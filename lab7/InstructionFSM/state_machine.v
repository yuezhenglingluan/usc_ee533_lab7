==> flow/design.v <==
module instruction_fsm (
    input wire clk,
    input wire rst_n,
    input wire [8:0] addr_in,    
    input wire [31:0] inst_in,   
    output reg [31:0] inst_out,  
    output reg [8:0] addr_out,   
    output reg write_enable,     
    output reg [31:0] flag_reg   
);
    typedef enum logic [2:0] {
        IDLE  = 3'b000,  
        FETCH = 3'b001,  
        SEND  = 3'b010,  
        INC   = 3'b011,  
        DONE  = 3'b100   
    } state_t;
    state_t state, next_state;
    always @(posedge clk or negedge rst_n) begin
        if (!rst_n)
            state <= IDLE;
        else
            state <= next_state;
    end
    always @(*) begin
        case (state)
            IDLE: 
                if (addr_in != 9'b0)  
                    next_state = FETCH;
                else
                    next_state = IDLE;
            FETCH: 
                next_state = SEND;  
            SEND: 
                next_state = INC;  
            INC:
                next_state = DONE;  
            DONE: 
                next_state = IDLE;  
            default: 
                next_state = IDLE;
        endcase
    end
    always @(posedge clk or negedge rst_n) begin
        if (!rst_n) begin
            inst_out <= 32'b0;
            addr_out <= 9'b0;
            write_enable <= 1'b0;
            flag_reg <= 32'b0;
        end else begin
            case (state)
                IDLE: begin
                    inst_out <= 32'b0;
                    addr_out <= addr_in;  
                    write_enable <= 1'b0;
                    flag_reg[0] <= 1'b1;  
                end
                FETCH: begin
                    inst_out <= inst_in;  
                    write_enable <= 1'b1;  
                end
                SEND: begin
                    write_enable <= 1'b0;  
                end
                INC: begin
                    addr_out <= addr_out + 4;  
                end
                DONE: begin
                    flag_reg[0] <= 1'b0;  
                end
            endcase
        end
    end
endmodule
* From RTL to reports: instruction_fsm
What the tools print for instruction_fsm, step after step.
Lines are those of the file above, counted from 1.
Library cell names are shortened.
Not given: -
- Top module :: instruction_fsm
- Clock :: clk
- Cell library :: sky130hd
- Corner :: tt_025C_1v80

* After elaboration
Counts by Yosys on the flattened word-level netlist (proc, flatten, opt, wreduce; memories kept). Register bits leave out memories and registers merged into their read ports (data or address). Print and check cells are left out. Cells with the same type and inputs are merged into one.
- Add/subtract/negate cells :: 1
- Equality and inequality tests :: 4
- Multiplexer cells :: 6
- Reduce/logical cells :: 7
** Operators with widths (count)
- 32-bit case mux with 2-bit select :: 1
- 9-bit case mux with 2-bit select :: 1
- 3-bit case mux with 4-bit select :: 1
- 9-bit by 3-bit adder with 9-bit output (second input constant) :: 1
- 9-bit nonzero test :: 1
- 2-bit nonzero test :: 4
- 3-bit by 2-bit equality test with 1-bit output (second input constant) :: 2
- 1-bit case mux with 2-bit select :: 2
- 3-bit by 1-bit equality test with 1-bit output (second input constant) :: 1
- 3-bit equality test (second input constant) :: 1
- 3-bit logical NOT :: 1
- 2-bit OR reduction :: 1
- 1-bit 2-to-1 mux :: 1
- Register bits :: 46
- Bits of input ports :: 43
- Output and inout bits :: 74

* Depth
Longest topological path by Yosys (ltp), each cell counted once; first at word level (registers and memories cut), then after technology mapping (sequential cells cut; the memories' decode and read muxes count).
- Word-level depth :: 3
- ABC_AREA :: 0
- Gate-level depth with buffers :: 4
- Gate-level depth less buffers :: 4

* Netlist
The flow's flattened synthesis, as Yosys stat reports it; memories are mapped. The netlist is that of the ABC_AREA named above (0 if unset); the other value can give another one.
** Cell types
- dfrtp_1 :: count 47, area in all 1.18E+03 um2
- a22o_1 :: count 32, area in all 280.269 um2
- buf_4 :: count 31, area in all 232.723 um2
- nand2_1 :: count 11, area in all 41.29 um2
- clkbuf_1 :: count 9, area in all 33.782 um2
- dfstp_2 :: count 1, area in all 26.275 um2
- nor2_1 :: count 7, area in all 26.275 um2
- o41ai_2 :: count 1, area in all 16.266 um2
- a22oi_1 :: count 2, area in all 15.014 um2
- inv_1 :: count 4, area in all 15.014 um2
- nand3_1 :: count 3, area in all 15.014 um2
- ha_1 :: count 1, area in all 12.512 um2
- nor2b_1 :: count 2, area in all 12.512 um2
- o22ai_1 :: count 2, area in all 12.512 um2
- mux2_1 :: count 1, area in all 11.261 um2
- or4_4 :: count 1, area in all 11.261 um2
- and4b_1 :: count 1, area in all 10.01 um2
- mux2i_1 :: count 1, area in all 10.01 um2
Not listed: further types 16, cells in them 18.
- Cells in the netlist :: 175
- Cell area after synthesis :: 2077.0 um2
- Sequential part of the area :: 1202.4 um2
- Flip-flop cells :: 48
- Buffer cells :: 40

* Timing after synthesis
OpenSTA on the mapped netlist: ideal clock, no wires. The path of least setup slack (recovery checks aside). Input and output delay are each 20% of the period. Register names are those of the netlist, which keeps one name where synthesis merged equal registers.
- Path type :: input port to flip-flop
- Start point :: input port addr_in[4]
- End point :: register state
- Clock period :: 3.0 ns
- Input delay :: 0.600 ns
- Time at the first pin :: 0.600 ns
- Data arrival time :: 1.761 ns
- Slack :: 1.115 ns
- Delay of the path :: 1.285 ns
- Stages :: 3
- Buffers on the path :: 0
- Synthesis period reached :: 1.885 ns
"delay of the path" is the arrival time less input delay plus setup time.
"stages" counts driving pins, that of a launching flip-flop among them; a cell with two outputs on the path counts twice.
"synthesis period reached" is the clock period less the worst setup slack; recovery checks do not enter. This is arithmetic on one report: input and output delays are still those of the set period (20% each).
Where an end lacks its bit number, it is one bit of the signal, or one of the new flip-flops if synthesis recoded a state register.
The rows between start and end are the longest chain of elaborated cells between them; the timing report does not say that the signal goes this way. Where chains are equally long, one stands for them.
Each line given opens the expression or statement behind the cell; cells for indexed reads and writes are added by Yosys, which also makes memories of some case tables.
- Path through :: or4_1 or4_4 o31a_1
- Length of the longest elaborated chain :: 3
- Elaborated cells on any way between the ends :: 3
- Those cells by class :: mux: 2; reduce/logical: 1
** Ends and longest elaborated chain, post-synthesis
- start, declared :: RTL line 4 : input wire [8:0] addr_in,
- 9-bit nonzero test :: RTL line 28 : if (addr_in != 9'b0)
- 1-bit 2-to-1 mux :: RTL line 28
- 3-bit case mux with 4-bit select :: RTL line 26 : case (state)
- end, assigned :: RTL line 21 : state <= IDLE;
- end, assigned :: RTL line 23 : state <= next_state;
- end, declared :: RTL line 18 : state_t state, next_state;

* Worst path after layout
From the final timing report of flow run 2: the path of least setup slack in the routed layout; clock arrival at registers is part of the times.
- Path type :: input port to flip-flop
- Start point :: input port addr_in[4]
- End point :: register state
- Clock period :: 2.57 ns
- Input delay :: 0.51 ns
- Time at the first pin :: 0.51 ns
- Data arrival time :: 2.14 ns
- Slack :: 0.62 ns
- Stages :: 4
- Buffers on the path :: 1
Where an end lacks its bit number, it is one bit of the signal, or one of the new flip-flops if synthesis recoded a state register.
The rows between start and end are the longest chain of elaborated cells between them; the timing report does not say that the signal goes this way. Where chains are equally long, one stands for them.
- Path through :: clkdlybuf4s50_1 or4_1 or4_4 o31a_1
- Length of the longest elaborated chain :: 3
- Elaborated cells on any way between the ends :: 3
- Those cells by class :: mux: 2; reduce/logical: 1
** Ends and longest elaborated chain, after layout
- start, declared :: RTL line 4 : input wire [8:0] addr_in,
- 9-bit nonzero test :: RTL line 28 : if (addr_in != 9'b0)
- 1-bit 2-to-1 mux :: RTL line 28
- 3-bit case mux with 4-bit select :: RTL line 26 : case (state)
- end, assigned :: RTL line 21 : state <= IDLE;
- end, assigned :: RTL line 23 : state <= next_state;
- end, declared :: RTL line 18 : state_t state, next_state;

# Flow runs of instruction_fsm

instruction_fsm through Yosys and OpenROAD on sky130hd: 2 stored runs, unordered, with their settings and measured results. The constraints put input and output delay at 20% of the set period each and load the outputs with 0.01 pF.
"clock period reached" is the run's clock period less its worst setup slack. It is reckoned from that one timing run; input and output delays stay at 20% of the period that was set.
By "worst path time" is meant the share of the clock period that the worst setup path is allowed (20% is reserved at inputs, 20% at outputs), minus its slack. Clock arrival times at its registers enter into it.

** Flow run 1
- Settings :: period_ns=1.66; CORE_UTILIZATION=62; SETUP_SLACK_MARGIN=0.49; CORE_ASPECT_RATIO=0.84; CORE_MARGIN=10; TNS_END_PERCENT=95; GPL_ROUTABILITY_DRIVEN=0; CAP_MARGIN=0; SLEW_MARGIN=10
- Outcome :: no results, routing failed with DPL-0038

** Flow run 2
- Settings :: period_ns=2.57; CAP_MARGIN=20; CORE_MARGIN=2; CORE_UTILIZATION=40; SLEW_MARGIN=20
- Clock period reached :: 1.950 ns
- Total negative slack on setup checks :: 0.000 ns
- Yosys chip area after synthesis :: 2077.0 um2
- Worst path time :: 1.44 ns
- Class of the worst setup path :: input port to flip-flop
- Die size :: 5785.1 um2
- Worst setup slack after layout :: 0.620 ns
- Standard-cell area after routing :: 2969.1 um2
